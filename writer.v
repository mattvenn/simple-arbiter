==> flow/design.v <==
`default_nettype none
module writer
#(
    parameter       COUNTER_MAX = 5,
    parameter       DATA_W      = 8
)
(
    input               i_clk,
    input               i_reset,
    input               i_busy,
    output reg          o_req,
    output reg [DATA_W-1:0]    o_data
);
    localparam STATE_START  = 0;
    localparam STATE_RUN    = 1;
    localparam STATE_REQ    = 2;
    localparam STATE_END    = 3;
    reg [$clog2(STATE_END)-1:0] state = STATE_RUN;
    reg [$clog2(COUNTER_MAX)-1:0] counter = 0;
    always @(posedge i_clk) begin
        if(i_reset) begin
            state <= STATE_START;
            counter <= 0;
            o_req <= 0;
        end else case(state)
            STATE_START: begin
                counter <= 0;
                o_req <= 0;
                state <= STATE_RUN;
            end
            STATE_RUN: begin
                counter <= counter + 1;
                if(counter == COUNTER_MAX - 1)
                    state <= STATE_REQ;
            end
            STATE_REQ: begin
                o_req <= 1;
                o_data <= counter;
                if(i_busy == 0) begin
                    state <= STATE_START;
                    o_req <= 0;
                end
            end
        endcase
    end    
endmodule
### From RTL to reports: writer

What the tools print for writer, step after step.
Lines are those of the file above, counted from 1.
Operators: Yosys type, input widths -> output width; for muxes data width and select width s.
Cell names lack the library's common part.
A cell with - has no value.

| inputs | value |
|---|---|
| design top | writer |
| clock port | i_clk |
| standard-cell library | sky130hd |
| library corner | tt_025C_1v80 |

### Elaborated design

Source: Yosys, flattened and elaborated, memories not mapped. Widths are those after wreduce. Registers that Yosys merges into a memory's read port (data or address) are not register bits. Print and check cells do not count. Equal cells are merged and count once.

| bit counts | value |
|---|---|
| bits in registers | 9 |
| bits of input ports | 3 |
| output and inout bits | 9 |
| cells after elaboration | 23 |

| operators by class | value |
|---|---|
| add/subtract/negate cells | 1 |
| equality and inequality tests | 5 |
| muxes and demuxes | 6 |
| bitwise operators | 1 |
| reduce/logical cells | 6 |

Operators with widths:

| kind | count |
|---|---|
| $pmux 3 s2 | 1 |
| $pmux 2 s3 | 1 |
| $ne 2x2->1 const B | 2 |
| $reduce_bool 2->1 | 2 |
| $mux 2 | 2 |
| $add 3x1->3 const B | 1 |
| $eq 3x3->1 const B | 1 |
| $reduce_and 3->1 | 1 |
| $reduce_bool 3->1 | 1 |
| $eq 2x1->1 const B | 1 |
| $eq 2x2->1 const B | 1 |
| $logic_not 2->1 | 1 |
| $reduce_and 2->1 | 1 |
| $pmux 1 s2 | 1 |
| $not 1->1 | 1 |
| $mux 1 | 1 |

### Depth

Depth = most cells in a row (Yosys ltp): at word level without a register or memory, in the mapped netlist without a sequential cell, where the memories' decode and read muxes count.

| depth | value |
|---|---|
| depth in word-level cells | 3 |
| ABC_AREA | 0 |
| gate-level depth with buffers | 6 |
| depth with buffers taken out | 5 |

### Synthesis result

The flow's flattened synthesis, as Yosys stat reports it; memories are mapped. The netlist is that of the ABC_AREA named above (0 if unset); the other value can give another one.
The area totals of this step are shown rounded.

Cell types:

| cell type | count | area in all (um^2) |
|---|---|---|
| dfxtp_1 | 6 | 120.115 |
| edfxtp_1 | 3 | 90.086 |
| ha_1 | 6 | 75.072 |
| buf_4 | 5 | 37.536 |
| a21oi_1 | 5 | 25.024 |
| nor3b_1 | 3 | 22.522 |
| inv_1 | 5 | 18.768 |
| nor2_1 | 5 | 18.768 |
| a21oi_4 | 1 | 16.266 |
| a21bo_1 | 1 | 10.01 |
| a311oi_1 | 1 | 8.758 |
| xor2_1 | 1 | 8.758 |
| a211oi_1 | 1 | 7.507 |
| a22oi_1 | 1 | 7.507 |
| nor2b_1 | 1 | 6.256 |
| clkbuf_2 | 1 | 5.005 |
| conb_1 | 1 | 3.754 |

| mapped netlist | value |
|---|---|
| standard cells after synthesis | 47 |
| synthesis area | 0.000482 mm^2 |
| sequential area | 0.00021 mm^2 |
| flip-flop cells | 9 |
| buffers | 6 |

### Timing after synthesis

OpenSTA on the mapped netlist: ideal clock, no wires. The path of least setup slack (recovery checks aside). Input and output delay are each 20% of the period. Register names are those of the netlist, which keeps one name where synthesis merged equal registers.

| timing path post-synthesis | value |
|---|---|
| path kind | register -> register |
| start | reg state[1] |
| end | reg state[0] |
| clock period | 2.33 ns |
| setup time | 0.091 ns |
| launch time at the first pin | 0.000 ns |
| arrival | 1.187 ns |
| required time | 2.239 ns |
| slack | 1.052 ns |
| delay of the path | 1.278 ns |
| stages on the path | 7 |
| buffers on the path | 1 |
| synthesis period reached | 1.278 ns |

"delay of the path" is the arrival time less input delay plus setup time.
"stages on the path" counts driving pins, that of a launching flip-flop among them; a cell with two outputs on the path counts twice.
"synthesis period reached" is the clock period less the worst setup slack; recovery checks do not enter. This is arithmetic on one report: input and output delays are still those of the set period (20% each).
Between the ends stands the longest chain of elaborated cells between them, by number of cells; it is not shown to be the way that was timed. Of several equally long chains one is given.
A line is the first line of the expression or statement that the cell stems from. Yosys adds cells for indexed reads and writes and turns some case tables into memories.
A register here has more assigning lines than the two given.

| between the ends, post-synthesis | value |
|---|---|
| path through | dfxtp_1 -> inv_1 -> ha_1 -> clkbuf_2 -> a21bo_1 -> a21oi_1 -> a311oi_1 |
| cells in the longest elaborated chain | 3 |
| elaborated cells between the ends (all ways) | 8 |
| RTL lines with such cells | 1 |
| those cells by class | eq/ne (4); mux (1); reduce/logical (3) |

RTL lines, path post-synthesis:

| what | line | source |
|---|---|---|
| start: declaration | 18 | `reg [$clog2(STATE_END)-1:0] state = STATE_RUN;` |
| start: assignment | 22 | `state <= STATE_START;` |
| start: assignment | 29 | `state <= STATE_RUN;` |
| $eq 2x1->1 | 25 | `end else case(state)` |
| $reduce_bool 3->1 | - |  |
| $reduce_and 3->1 | - |  |
| end: assignment | 22 |  |
| end: assignment | 29 |  |
| end: declaration | 18 |  |

### Worst path after layout

From the final timing report of run 1: the path of least setup slack in the routed layout; clock arrival at registers is part of the times.

| timing path post-layout | value |
|---|---|
| path kind | register -> output |
| start | reg o_req |
| end | out o_req |
| clock period | 2.66 ns |
| output delay | 0.53 ns |
| launch time at the first pin | 0.26 ns |
| arrival | 1.14 ns |
| required time | 2.13 ns |
| slack | 0.99 ns |
| stages on the path | 2 |
| buffers on the path | 1 |

A register here has more assigning lines than the two given.

| between the ends, post-layout | value |
|---|---|
| path through | dfxtp_1 -> clkdlybuf4s50_1 |
| cells in the longest elaborated chain | 0 |
| elaborated cells between the ends (all ways) | 0 |
| RTL lines with such cells | 0 |

RTL lines, path post-layout:

| what | line | source |
|---|---|---|
| start: declaration | 11 | `output reg          o_req,` |
| start: assignment | 24 | `o_req <= 0;` |
| start: assignment | 28 | `o_req <= 0;` |
| end: declaration | 11 |  |

Data sheet: physical implementation of writer

Module writer, platform sky130hd: 2 stored runs of the flow (Yosys, OpenROAD) with differing settings, in no particular order. Input and output delays are each 20% of the period that was set; the output load is 0.01 pF.
Results are given in rounded form.
A setting shown as - is not set for that run.

| stored run | period_ns | CORE_UTILIZATION | SETUP_SLACK_MARGIN | PLACE_DENSITY | CELL_PAD_IN_SITES_GLOBAL_PLACEMENT | CTS_CLUSTER_SIZE | CAP_MARGIN | SLEW_MARGIN | MIN_ROUTING_LAYER | CORE_MARGIN | sum of negative setup slack (ns) | standard-cell area after routing (mm^2) | smallest setup slack (ns) | die area (mm^2) | post-route worst hold slack (ns) | synthesized cell area (mm^2) |
|---|---|---|---|---|---|---|---|---|---|---|---|---|---|---|---|---|
| run 1 | 2.66 | 20 | -0.16 | 0.41 | 1 | 78 | 25 | 10 | met1 | 2 | 0.000 | 0.000576 | 0.989 | 0.00282 | 0.505 | 0.000482 |
| run 2 | 0.859 | 40 | - | - | - | - | 20 | 20 | - | 2 | -2.97 | 0.000748 | -0.341 | 0.0015 | 0.534 | 0.000482 |
