==> flow/design.v <==
`default_nettype none
module fifo #(
parameter DW = 8,   
parameter AW = 3)   
(
	input wire clk,
    input wire reset,
    input wire [DW-1: 0] wdata,  
    input wire we,
    output reg [DW-1: 0] rdata,  
    input wire re,
    output reg [AW-1: 0] records = 0,
    output wire overflow 
    );
    localparam NPOS = 2 ** AW;
    reg [AW-1: 0] rd_ptr = 0;
    reg [AW-1: 0] wr_ptr = 0;
    reg [DW-1: 0] bram [0: NPOS-1];
    assign overflow = (records >= NPOS-1);
    always @(posedge clk) begin
        if(reset) begin
            rd_ptr <= 0;
            wr_ptr <= 0;
            records <= 0;
        end else begin
          if(re) begin
              if(records > 0) begin
                  rd_ptr <= rd_ptr + 1;
                  records <= records - 1;
              end
          end
          if(we) begin
              if(records < NPOS - 1) begin
                  wr_ptr <= wr_ptr + 1;
                records <= records + 1;
              end
          end
        end
    end
    always @(posedge clk) begin
        if (!reset && re && (records > 0))
            rdata <= bram[rd_ptr];
    end
    always @(posedge clk) begin
        if (!reset && we && (records < NPOS - 1))
            bram[wr_ptr] <= wdata;
    end
endmodule
Tool chain data of fifo

Tool output for the design above, in the order of the flow.
Line numbers count from 1 in the design file above.
Operators: Yosys type, input widths -> output width; for muxes data width and select width s.
Cell names lack the library's common part.
A cell with n/a has no value.

Top: fifo
Clock: clk
Standard-cell library: sky130hd
Corner: tt_025C_1v80

Word-level counts

Counts by Yosys on the flattened word-level netlist (proc, flatten, opt, wreduce; memories kept). Register bits leave out memories and registers merged into their read ports (data or address); mux counts leave out enables and synchronous resets folded into registers. Print and check cells are left out. Cells with the same type and inputs are merged into one.
Memory sizes are those after Yosys's memory passes, which may raise the word count (mostly to a power of two), join words into wider ones and drop unused or constant bits.

RAM bits: 64
Flip-flop bits (word level): 9
Input bits: 12
Word-level cells: 25
Memories kept: 1
Clocked read ports x word width: 8
Output and inout port bits: 12

Memories:

| memory | words | width | read ports | write ports | line | RTL |
| bram   | 8     | 8     | 1          | 1           | 18   | `reg [DW-1: 0] bram [0: NPOS-1];` |

Muxes and demuxes: 7
Reduce/logical cells: 7
Order comparisons: 3
Add/subtract/negate cells: 4

Operator list:

| kind                | count |
| $mux 3              | 5 |
| $add 3x1->3 const B | 3 |
| $mux 8              | 1 |
| $logic_and 1x1->1   | 4 |
| $reduce_and 2->1    | 2 |
| $sub 3x1->3 const B | 1 |
| $gt 3x1->1 const B  | 1 |
| $ge 3x3->1 const B  | 1 |
| $lt 3x3->1 const B  | 1 |
| $logic_not 1->1     | 1 |
| $mux 1              | 1 |

Longest topological paths

Depth = most cells in a row (Yosys ltp): at word level without a register or memory, in the mapped netlist without a sequential cell, where the memories' decode and read muxes count.

Depth in word-level cells: 5
ABC_AREA: 0
Depth in mapped cells: 6
Depth with buffers taken out: 5

Mapped cells and area

The flow's flattened synthesis, as Yosys stat reports it; memories are mapped. The netlist is that of the ABC_AREA named above (0 if unset); the other value can give another one.

Cells by type:

| type     | count | area in all (sq um) |
| edfxtp_1 | 72    | 2.16E+03 |
| mux4_1   | 8     | 210.202 |
| dfxtp_1  | 9     | 180.173 |
| mux4_2   | 8     | 180.173 |
| mux2_4   | 8     | 120.115 |
| ha_1     | 6     | 75.072 |
| nor2_1   | 9     | 33.782 |
| a21oi_1  | 5     | 25.024 |
| nand3_1  | 5     | 25.024 |
| buf_12   | 1     | 20.019 |
| nor3_1   | 4     | 20.019 |
| o21ai_0  | 4     | 20.019 |
| inv_1    | 5     | 18.768 |
| clkbuf_1 | 4     | 15.014 |
| nand2_1  | 4     | 15.014 |
| nand3b_1 | 2     | 15.014 |
| nand2b_1 | 2     | 12.512 |
| nor2b_1  | 2     | 12.512 |

Other cell types: 17; their cells: 18.

Synthesis area: 3301.9 sq um
Area of sequential cells: 2342.2 sq um
Flip-flop cells: 81
Standard cells after synthesis: 176
Buffers: 8

Worst setup path after synthesis

OpenSTA on the mapped netlist: ideal clock, no wires. The path of least setup slack (recovery checks aside). Input and output delay are each 20% of the period. Register names are those of the netlist, which keeps one name where synthesis merged equal registers.

Kind: input -> register
Start point: input port we
End point: memory bram[0][0]
Required time: 2312 ps
Buffers on the path: 1
Data arrival time: 1875 ps
Period: 2710 ps
Stages on the path: 3
Launch time at the first pin: 542 ps
Delay of the path: 1731 ps
External input delay: 542 ps
Setup slack: 437 ps
Library setup time: 398 ps
Synthesis period reached: 2273 ps

"delay of the path" is the arrival time less input delay plus setup time.
"stages on the path": output pins that drive a net of the path, with the launching flip-flop's if there is one; two outputs of one cell count as two.
"synthesis period reached" = period - worst setup slack (recovery checks aside). The figure is calculated, with input and output delays left at 20% of the set period.
The rows between start and end are the longest chain of elaborated cells between them; the timing report does not say that the signal goes this way. Where chains are equally long, one stands for them.
A line is the first line of the expression or statement that the cell stems from. Yosys adds cells for indexed reads and writes and turns some case tables into memories.
Only ways into the end's enable, where the timed path ends, are counted here.

Cells stage by stage: clkbuf_1 -> nand2_1 -> nor4b_1
Length of the longest elaborated chain: 3
Elaborated cells between the ends (all ways): 4
RTL lines with such cells: 1
Classes of those cells: mux (2); reduce/logical (2)

Ends and longest elaborated chain, after synthesis:

| item                           | line | RTL |
| start: declaration             | 9    | `input wire we,` |
| $logic_and 1x1->1 (2 in a row) | 45   | `if (!reset && we && (records < NPOS - 1))` |
| $mux 3                         | 45   |  |
| end: declaration               | 18   | `reg [DW-1: 0] bram [0: NPOS-1];` |

Worst path after layout

Path of least setup slack in the final report of record 1 (OpenROAD, finished layout, wires in). Where an end is a register, its clock arrival counts in the times.
The report prints the path's times to 10 ps; the period is as set.

Kind: register -> output
Start point: register records[2]
End point: output port overflow
Launch time at the first pin: 330 ps
Data arrival time: 1760 ps
Buffers on the path: 1
Setup slack: 2020 ps
Period: 4730 ps
Stages on the path: 4
Required time: 3780 ps
External output delay: 950 ps

The rows between start and end are the longest chain of elaborated cells between them; the timing report does not say that the signal goes this way. Where chains are equally long, one stands for them.
At most two assigning lines are given for a register; there are more.

Cells stage by stage: dfxtp_1 -> nand3_1 -> nand2b_1 -> clkdlybuf4s50_1
Length of the longest elaborated chain: 1
Elaborated cells between the ends (all ways): 1
RTL lines with such cells: 1
Classes of those cells: compare (1)

Ends and longest elaborated chain, post-layout:

| item               | line | RTL |
| start: declaration | 12   | `output reg [AW-1: 0] records = 0,` |
| start: assignment  | 29   | `records <= records - 1;` |
| start: assignment  | 35   | `records <= records + 1;` |
| $ge 3x3->1         | 19   | `assign overflow = (records >= NPOS-1);` |
| end: declaration   | 13   | `output wire overflow` |

Appendix: measured runs

fifo through Yosys and OpenROAD on sky130hd: 2 stored runs, unordered, with their settings and measured results. The constraints put input and output delay at 20% of the set period each and load the outputs with 0.01 pF.
By "clock period achieved" is meant the clock period of the run minus its worst setup slack. This is arithmetic on one report: input and output delays are still those of the set period (20% each).
"critical path time" is the time allowed to the run's worst setup path (the clock period less input and output delay, where it has them) less its slack. Clock arrival times count: a late capture clock shortens it, a late launch clock lengthens it.
"total design power" is the tool's figure for a default switching activity; nothing was simulated.
"critical path time" is given in steps of 10 ps.

## Record 1

==> flow/run.sh <==
#!/bin/bash
# the make line also repeats the synthesis and layout settings of config.mk as NAME=value (left out here)
make -C /OpenROAD-flow-scripts/flow DESIGN_CONFIG=/design/flow/config.mk WORK_HOME=/design/flow/orfs CLKGATE_MAP_FILE= finish
==> flow/config.mk <==
export PLATFORM = sky130hd
export DESIGN_NAME = fifo
export DESIGN_NICKNAME = fifo
export VERILOG_FILES = /design/flow/design.v
export SDC_FILE = /design/flow/constraint.sdc
export NUM_CORES = 4
export LEC_CHECK = 0
export CAP_MARGIN = 20
export CORE_MARGIN = 9
export CORE_UTILIZATION = 44
export CTS_CLUSTER_DIAMETER = 282
export CTS_CLUSTER_SIZE = 61
export GPL_ROUTABILITY_DRIVEN = 0
export GPL_TIMING_DRIVEN = 0
export MAX_ROUTING_LAYER = met4
export PLACE_DENSITY_LB_ADDON = 0.17
export SETUP_SLACK_MARGIN = -0.24
export SLEW_MARGIN = 20
==> flow/constraint.sdc <==
create_clock -name core_clock -period 4.73 [get_ports {clk}]
set_input_delay 0.9460 -clock core_clock [delete_from_list [all_inputs] [get_ports {clk}]]
set_output_delay 0.9460 -clock core_clock [all_outputs]
set_load 0.01 [all_outputs]

| result of record 1 | value |
|---|---|
| Yosys chip area after synthesis | 3301.9 sq um |
| area of the die | 10946.4 sq um |
| standard-cell area after routing | 3873.7 sq um |
| final design utilization | 53.4% |
| setup slack of the critical path | 2021 ps |
| setup total negative slack | 0 ps |
| lowest hold slack | 605 ps |
| total design power | 1432 uW |
| clock period achieved | 2709 ps |
| critical path time | 1760 ps |
| class of the worst setup path | register -> output |

## Record 2

==> flow/run.sh <==
#!/bin/bash
# the make line also repeats the synthesis and layout settings of config.mk as NAME=value (left out here)
make -C /OpenROAD-flow-scripts/flow DESIGN_CONFIG=/design/flow/config.mk WORK_HOME=/design/flow/orfs CLKGATE_MAP_FILE= finish
==> flow/config.mk <==
export PLATFORM = sky130hd
export DESIGN_NAME = fifo
export DESIGN_NICKNAME = fifo
export VERILOG_FILES = /design/flow/design.v
export SDC_FILE = /design/flow/constraint.sdc
export NUM_CORES = 4
export LEC_CHECK = 0
export ABC_AREA = 0
export CAP_MARGIN = 20
export CELL_PAD_IN_SITES_DETAIL_PLACEMENT = 1
export CELL_PAD_IN_SITES_GLOBAL_PLACEMENT = 0
export CORE_MARGIN = 2
export CORE_UTILIZATION = 47
export CTS_CLUSTER_DIAMETER = 119
export CTS_CLUSTER_SIZE = 16
export GPL_ROUTABILITY_DRIVEN = 1
export PLACE_DENSITY_LB_ADDON = 0.01
export SLEW_MARGIN = 20
export TNS_END_PERCENT = 75
==> flow/constraint.sdc <==
create_clock -name core_clock -period 1.85 [get_ports {clk}]
set_input_delay 0.3700 -clock core_clock [delete_from_list [all_inputs] [get_ports {clk}]]
set_output_delay 0.3700 -clock core_clock [all_outputs]
set_load 0.01 [all_outputs]

| result of record 2 | value |
|---|---|
| Yosys chip area after synthesis | 3301.9 sq um |
| area of the die | 7711.5 sq um |
| standard-cell area after routing | 4041.4 sq um |
| final design utilization | 59.5% |
| setup slack of the critical path | 101 ps |
| setup total negative slack | 0 ps |
| lowest hold slack | 506 ps |
| total design power | 3993 uW |
| clock period achieved | 1749 ps |
| critical path time | 1750 ps |
| class of the worst setup path | register -> register |
